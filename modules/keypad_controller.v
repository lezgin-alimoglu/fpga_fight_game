==> flow/design.v <==
module keypad_controller (
    input clk,
    input rst,
    input [3:0] rows,        
    output reg [3:0] cols,   
    output reg fwd,
    output reg bwd,
    output reg attack,
    output reg up
);
    reg [1:0] col_sel;
    reg [15:0] key_state;
    localparam KEY_LEFT   = 4'd3;   
    localparam KEY_RIGHT  = 4'd7;   
    localparam KEY_ATTACK = 4'd11;   
    localparam KEY_UP     = 4'd15;   
    wire [3:0] curr_col_mask = ~(4'b0001 << col_sel);   
    integer i;
    always @(posedge clk or posedge rst) begin
        if (rst) begin
            cols <= 4'b1111;
            col_sel <= 0;
            key_state <= 16'b0;
            fwd <= 0;
            bwd <= 0;
            attack <= 0;
            up <= 0;
        end else begin
            cols <= curr_col_mask;
            for (i = 0; i < 4; i = i + 1) begin
                key_state[i*4 + col_sel] <= ~rows[i];
            end
            col_sel <= col_sel + 1;
            bwd <= key_state[KEY_LEFT];
            fwd <= key_state[KEY_RIGHT];
            attack <= key_state[KEY_ATTACK];
            up <= key_state[KEY_UP];
        end
    end
endmodule
-- From RTL to reports: keypad_controller
Tool output for the design above, in the order of the flow.
Lines are those of the file above, counted from 1.
Library cell names are shortened.
The mark -- stands for no value.
- top module: keypad_controller
- clock input: clk
- standard-cell library: sky130hd
- timing corner: tt_025C_1v80

-- After elaboration
Counts by Yosys on the flattened word-level netlist (proc, flatten, opt, wreduce; memories kept). Register bits leave out memories and registers merged into their read ports (data or address); mux counts leave out enables and synchronous resets folded into registers. Print and check cells are left out. Cells with the same type and inputs are merged into one.
- $add $sub $neg at 8
- shifts and indexed selects: 9
- noted bitwise operators: 17
- operators by type and width (operator ; number):
    variable shift 1 x 33 -> 16 bit ; 4
    variable shift 1 x 33 -> 16 bit (first input constant) ; 4
    negator 5 -> 33 bit ; 2
    AND 16 bit ; 4
    OR 16 bit ; 4
    inverter 16 bit ; 4
    negator 2 -> 33 bit ; 1
    negator 4 -> 33 bit ; 1
    adder 4 x 2 -> 5 bit (first input constant) ; 2
    left shift 1 x 2 -> 4 bit (first input constant) ; 1
    inverter 1 bit ; 4
    adder 3 x 2 -> 4 bit (first input constant) ; 1
    inverter 4 bit ; 1
    adder 2 x 1 -> 2 bit (second input constant) ; 1
- register bits after elaboration at 26
- noted bits of input ports: 6
- output and inout bits at 8
- noted cells after elaboration: 41

-- Longest topological paths
Longest topological path by Yosys (ltp), each cell counted once; first at word level (registers and memories cut), then after technology mapping (sequential cells cut; the memories' decode and read muxes count).
- depth in word-level cells at 11
- noted ABC_AREA: 0
- noted depth in mapped cells: 4
- gate-level depth less buffers at 4

-- Netlist
Yosys stat after the flow's synthesis: flattened, memories mapped to cells. It holds for the ABC_AREA given above (unset counts as 0); a run with the other value may have another netlist.
- cell count: 39
- noted cell area after synthesis: 549.3 µm²
- noted flip-flops: 14
- cell types (type ; number):
    dfrtp_1 ; 10
    dfstp_2 ; 4
    ha_1 ; 5
    inv_1 ; 8
    mux2_2 ; 2
    o2bb2ai_1 ; 2
    and4bb_1 ; 1
    nor2b_1 ; 2
    a211o_1 ; 1
    nor4b_1 ; 1
    o32ai_1 ; 1
    nand2b_1 ; 1
    nand2_1 ; 1

-- Worst setup path after synthesis
OpenSTA on the mapped netlist: ideal clock, no wires. The path of least setup slack (recovery checks aside). Input and output delay are each 20% of the period. Register names are those of the netlist, which keeps one name where synthesis merged equal registers.
- path kind: reg2reg
- start point: register col_sel[0]
- end point: register key_state[3]
- period: 1.33 ns
- noted setup time: 0.124 ns
- arrival: 1.241 ns
- required time at 1.206 ns
- setup slack: -0.035 ns
- path delay at 1.365 ns
- noted driving pins on the path: 5
- synthesis period reached: 1.365 ns
"path delay" = arrival - input delay + setup time.
"driving pins on the path" counts driving pins, that of a launching flip-flop among them; a cell with two outputs on the path counts twice.
"synthesis period reached" is the clock period less the worst setup slack; recovery checks do not enter. This is arithmetic on one report: input and output delays are still those of the set period (20% each).
Where a signal picks the word or bit written, the line may be left out of the assigning lines.
- cell sequence: dfrtp_1 -> inv_1 -> ha_1 -> and4bb_1 -> a211o_1
- ends and longest elaborated chain, after synthesis (element ; RTL line ; RTL):
    start: declaration ; 11 ; reg [1:0] col_sel;
    start: assignment ; 22 ; col_sel <= 0;
    start: assignment ; 33 ; col_sel <= col_sel + 1;
    end: assignment ; 23 ; key_state <= 16'b0;
    end: declaration ; 12 ; reg [15:0] key_state;
No chain of elaborated cells between the ends is given.

-- Timing after layout
Path of least setup slack in the final report of run 2 (OpenROAD, finished layout, wires in). Where an end is a register, its clock arrival counts in the times.
- path kind: reg2out
- start point: register cols[3]
- end point: output cols[3]
- period: 1.37 ns
- noted external output delay: 0.27 ns
- arrival: 1.04 ns
- required time at 1.10 ns
- setup slack: 0.06 ns
- noted driving pins on the path: 2
- cell sequence: dfstp_2 -> dlygate4sd2_1
- cells in the longest elaborated chain at 0
- ends and longest elaborated chain, after layout (element ; RTL line ; RTL):
    start: declaration ; 5 ; output reg [3:0] cols,
    start: assignment ; 21 ; cols <= 4'b1111;
    start: assignment ; 29 ; cols <= curr_col_mask;
    end: declaration ; 5 ;

Appendix: measured runs

Stored flow runs of keypad_controller (2 of them; Yosys, OpenROAD, sky130hd). They differ in their settings and are not a sequence. Constraints: input delay and output delay 20% of the set period each, output load 0.01 pF.
By "worst setup path time" is meant the share of the clock period that the worst setup path is allowed (20% is reserved at inputs, 20% at outputs), minus its slack. Clock arrival times at its registers enter into it.

Run 1
Settings were period_ns = 1.27; CORE_UTILIZATION = 71; PLACE_DENSITY_LB_ADDON = 0.15; TNS_END_PERCENT = 45; ABC_AREA = 0; GPL_TIMING_DRIVEN = 0; GPL_ROUTABILITY_DRIVEN = 0; CAP_MARGIN = 20; CORE_MARGIN = 2; SLEW_MARGIN = 20
- no results, floorplanning failed with PDN-0185

Run 2
Settings were period_ns = 1.37; SETUP_SLACK_MARGIN = 0.01; CAP_MARGIN = 20; CORE_MARGIN = 2; CORE_UTILIZATION = 40; SLEW_MARGIN = 20
- netlist area reported by Yosys at 549.3 µm²
- noted the overall die area: 1,685.5 µm²
- noted the standard-cell area after layout: 768.2 µm²
- noted the worst setup slack after layout: 0.056 ns
- noted the total negative slack: 0.000 ns
- worst setup path time at 1.04 ns
- worst setup path kind: reg2out
