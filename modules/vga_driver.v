==> flow/design.v <==
module vga_driver (
    input  wire       clock,       
    input  wire       reset,       
    input  wire [7:0] color_in,    
    output wire [9:0] next_x,      
    output wire [9:0] next_y,      
    output wire       hsync,       
    output wire       vsync,       
    output wire [7:0] red,         
    output wire [7:0] green,       
    output wire [7:0] blue,        
    output wire       sync,        
    output wire       clk,         
    output wire       blank        
);
    parameter [9:0] H_ACTIVE = 10'd639;
    parameter [9:0] H_FRONT  = 10'd15;
    parameter [9:0] H_PULSE  = 10'd95;
    parameter [9:0] H_BACK   = 10'd47;
    parameter [9:0] V_ACTIVE = 10'd479;
    parameter [9:0] V_FRONT  = 10'd9;
    parameter [9:0] V_PULSE  = 10'd1;
    parameter [9:0] V_BACK   = 10'd32;
    parameter LOW  = 1'b0;
    parameter HIGH = 1'b1;
    parameter [1:0] H_STATE_ACTIVE = 2'd0;
    parameter [1:0] H_STATE_FRONT  = 2'd1;
    parameter [1:0] H_STATE_PULSE  = 2'd2;
    parameter [1:0] H_STATE_BACK   = 2'd3;
    parameter [1:0] V_STATE_ACTIVE = 2'd0;
    parameter [1:0] V_STATE_FRONT  = 2'd1;
    parameter [1:0] V_STATE_PULSE  = 2'd2;
    parameter [1:0] V_STATE_BACK   = 2'd3;
    reg         hsync_reg;
    reg         vsync_reg;
    reg  [7:0]  red_reg;
    reg  [7:0]  green_reg;
    reg  [7:0]  blue_reg;
    reg         line_done;
    reg  [9:0]  h_counter;
    reg  [9:0]  v_counter;
    reg  [1:0]  h_state;
    reg  [1:0]  v_state;
    always @(posedge clock) begin
        if (reset) begin
            h_counter <= 10'd0;
            v_counter <= 10'd0;
            h_state   <= H_STATE_ACTIVE;
            v_state   <= V_STATE_ACTIVE;
            line_done <= LOW;
        end else begin
            case (h_state)
                H_STATE_ACTIVE: begin
                    if (h_counter == H_ACTIVE) begin
                        h_counter <= 10'd0;
                        h_state   <= H_STATE_FRONT;
                    end else begin
                        h_counter <= h_counter + 10'd1;
                        h_state   <= H_STATE_ACTIVE;
                    end
                    hsync_reg <= HIGH;
                    line_done <= LOW;
                end
                H_STATE_FRONT: begin
                    if (h_counter == H_FRONT) begin
                        h_counter <= 10'd0;
                        h_state   <= H_STATE_PULSE;
                    end else begin
                        h_counter <= h_counter + 10'd1;
                        h_state   <= H_STATE_FRONT;
                    end
                    hsync_reg <= HIGH;
                end
                H_STATE_PULSE: begin
                    if (h_counter == H_PULSE) begin
                        h_counter <= 10'd0;
                        h_state   <= H_STATE_BACK;
                    end else begin
                        h_counter <= h_counter + 10'd1;
                        h_state   <= H_STATE_PULSE;
                    end
                    hsync_reg <= LOW;
                end
                H_STATE_BACK: begin
                    if (h_counter == H_BACK) begin
                        h_counter <= 10'd0;
                        h_state   <= H_STATE_ACTIVE;
                    end else begin
                        h_counter <= h_counter + 10'd1;
                        h_state   <= H_STATE_BACK;
                    end
                    hsync_reg <= HIGH;
                    line_done <= (h_counter == (H_BACK - 1)) ? HIGH : LOW;
                end
                default: begin
                    h_counter <= 10'd0;
                    h_state   <= H_STATE_ACTIVE;
                    hsync_reg <= HIGH;
                    line_done <= LOW;
                end
            endcase
            case (v_state)
                V_STATE_ACTIVE: begin
                    if (line_done == HIGH) begin
                        if (v_counter == V_ACTIVE) begin
                            v_counter <= 10'd0;
                            v_state   <= V_STATE_FRONT;
                        end else begin
                            v_counter <= v_counter + 10'd1;
                            v_state   <= V_STATE_ACTIVE;
                        end
                    end
                    vsync_reg <= HIGH;
                end
                V_STATE_FRONT: begin
                    if (line_done == HIGH) begin
                        if (v_counter == V_FRONT) begin
                            v_counter <= 10'd0;
                            v_state   <= V_STATE_PULSE;
                        end else begin
                            v_counter <= v_counter + 10'd1;
                            v_state   <= V_STATE_FRONT;
                        end
                    end
                    vsync_reg <= HIGH;
                end
                V_STATE_PULSE: begin
                    if (line_done == HIGH) begin
                        if (v_counter == V_PULSE) begin
                            v_counter <= 10'd0;
                            v_state   <= V_STATE_BACK;
                        end else begin
                            v_counter <= v_counter + 10'd1;
                            v_state   <= V_STATE_PULSE;
                        end
                    end
                    vsync_reg <= LOW;
                end
                V_STATE_BACK: begin
                    if (line_done == HIGH) begin
                        if (v_counter == V_BACK) begin
                            v_counter <= 10'd0;
                            v_state   <= V_STATE_ACTIVE;
                        end else begin
                            v_counter <= v_counter + 10'd1;
                            v_state   <= V_STATE_BACK;
                        end
                    end
                    vsync_reg <= HIGH;
                end
                default: begin
                    v_counter <= 10'd0;
                    v_state   <= V_STATE_ACTIVE;
                    vsync_reg <= HIGH;
                end
            endcase
            if (h_state == H_STATE_ACTIVE && v_state == V_STATE_ACTIVE) begin
                red_reg   <= {color_in[7:5], 5'd0};
                green_reg <= {color_in[4:2], 5'd0};
                blue_reg  <= {color_in[1:0], 6'd0};
            end else begin
                red_reg   <= 8'd0;
                green_reg <= 8'd0;
                blue_reg  <= 8'd0;
            end
        end
    end
    assign hsync  = hsync_reg;
    assign vsync  = vsync_reg;
    assign red    = red_reg;
    assign green  = green_reg;
    assign blue   = blue_reg;
    assign clk    = clock;
    assign sync   = 1'b0;
    assign blank  = hsync_reg & vsync_reg;
    assign next_x = (h_state == H_STATE_ACTIVE) ? h_counter : 10'd0;
    assign next_y = (v_state == V_STATE_ACTIVE) ? v_counter : 10'd0;
endmodule
# Tool chain data of vga_driver
# The steps from the RTL of vga_driver to its reports follow in flow order.
# Lines are those of the file above, counted from 1.
# Library cell names are shortened.
# The mark -- stands for no value.
[setup]
top_module = "vga_driver"
clock = "clock"
library = "sky130hd"
lib_corner = "tt_025C_1v80"

# Word level
# Yosys after proc, flatten, opt, wreduce and memory -nomap, before mapping. Memory bits, and registers merged into a memory's read port (data or address), are not among the register bits. Print and check cells are not counted.
[bits]
regBits = 51
in_bits = 10
word_cells = 77
[classes]
n_addsub = 2
n_eq = 19
muxes = 34
bitwise = 1
reduce_logical = 8
[ops]
columns = ["op", "count"]
rows = [
  ["10-bit 2-to-1 mux", 14],
  ["10-bit case mux with 4-bit select", 2],
  ["10-bit by 6-bit equality test with 1-bit output with constant B", 3],
  ["10-bit by 1-bit adder with 10-bit output with constant B", 2],
  ["10-bit by 4-bit equality test with 1-bit output with constant B", 2],
  ["2-bit case mux with 4-bit select", 2],
  ["2-bit 2-to-1 mux", 8],
  ["10-bit by 1-bit equality test with 1-bit output with constant B", 1],
  ["10-bit equality test with constant B", 1],
  ["10-bit by 7-bit equality test with 1-bit output with constant B", 1],
  ["10-bit by 9-bit equality test with 1-bit output with constant B", 1],
  ["2-bit equality test with constant B", 4],
  ["2-bit != test with constant B", 4],
  ["3-bit OR reduction", 2],
  ["1-bit case mux with 2-bit select", 3],
  ["5-bit AND reduction", 1],
  ["1-bit 2-to-1 mux", 5],
  ["2-bit by 1-bit equality test with 1-bit output with constant B", 2],
  ["2-bit zero test", 2],
  ["4-bit nonzero test", 1],
  ["2-bit nonzero test", 1],
  ["1-bit bitwise AND", 1],
  ["1-bit logical AND", 1],
]

# Depth
# Yosys ltp: most cells in a row. Word level: on the elaborated netlist, between registers, memories and ports. Mapped: between sequential cells and ports; inverters and the memories' decode and read muxes count.
[logic_depth]
word_depth = 4
ABC_AREA = 0
depth_mapped = 7
depth_no_buf = 7

# Synthesis result
# Yosys stat after the flow's synthesis: flattened, memories mapped to cells. It holds for the ABC_AREA given above (unset counts as 0); a run with the other value may have another netlist.
# Totals and module areas in this step are rounded.
[mapped]
stdcells = 262
synth_area_mm2 = 0.002272
sequential_area_mm2 = 0.0008808
ffs = 39
buffers = 31
[types]
columns = ["type", "count", "type_area_um2"]
rows = [
  ["dfxtp_1", 29, 580.557],
  ["edfxtp_1", 10, 300.288],
  ["buf_4", 19, 142.637],
  ["and2_1", 18, 112.608],
  ["nor2_1", 25, 93.84],
  ["nand3_1", 17, 85.082],
  ["and3_1", 12, 75.072],
  ["ha_1", 5, 62.56],
  ["a21oi_1", 12, 60.058],
  ["nand2_1", 16, 60.058],
  ["xor2_1", 5, 43.792],
  ["inv_1", 10, 37.536],
  ["nand4_1", 6, 37.536],
  ["xnor2_1", 4, 35.034],
  ["o41ai_2", 2, 32.531],
  ["nor3_1", 6, 30.029],
  ["o21ai_0", 6, 30.029],
  ["clkbuf_1", 7, 26.275],
]
# Not listed: further types 35, cells in them 53.

# Settings and measured results of 2 stored flow runs for module vga_driver (sky130hd), not sorted in any way. The constraints put input and output delay at 20% of the set period each and load the outputs with 0.01 pF.
# "achievedPeriod_ns" is the run's clock period less its worst setup slack. It is reckoned from that one timing run; input and output delays stay at 20% of the period that was set.
# "worst_path_time_ns" is the time allowed to the run's worst setup path (the clock period less input and output delay, where it has them) less its slack. Clock arrival times count: a late capture clock shortens it, a late launch clock lengthens it.
# "power_uw" is the tool's figure for a default switching activity; nothing was simulated.
# Measured values are rounded.

[[run]]
name = "record 1"
[run.settings]
period_ns = 1.7
CORE_UTILIZATION = 35
PLACE_DENSITY = 0.68
CORE_ASPECT_RATIO = 0.93
CELL_PAD_IN_SITES_GLOBAL_PLACEMENT = 1
CELL_PAD_IN_SITES_DETAIL_PLACEMENT = 1
TNS_END_PERCENT = 50
SLEW_MARGIN = 35
MAX_ROUTING_LAYER = "met4"
CAP_MARGIN = 20
CORE_MARGIN = 2
[run.results]
finalUtil_pct = 51.9
worst_path_time_ns = 1.79
timing.worst_path_kind = "reg-to-reg"
design.die.area_mm2 = 0.007153
power_uw = 2156
final_stdcell_area_mm2 = 0.003272
holdWs_ns = 0.521
synth_area_mm2 = 0.002272
achievedPeriod_ns = 1.786
ws_setup_ns = -0.086
tns_setup_ns = -0.851

[[run]]
name = "record 2"
[run.settings]
period_ns = 1.52
CORE_UTILIZATION = 36
SETUP_SLACK_MARGIN = 0.05
PLACE_DENSITY_LB_ADDON = 0.05
CORE_MARGIN = 6
MAX_ROUTING_LAYER = "met5"
CAP_MARGIN = 20
SLEW_MARGIN = 20
[run.results]
finalUtil_pct = 62.1
worst_path_time_ns = 1.76
timing.worst_path_kind = "reg-to-reg"
design.die.area_mm2 = 0.008362
power_uw = 2568
final_stdcell_area_mm2 = 0.003721
holdWs_ns = 0.542
synth_area_mm2 = 0.002272
achievedPeriod_ns = 1.759
ws_setup_ns = -0.239
tns_setup_ns = -3.681
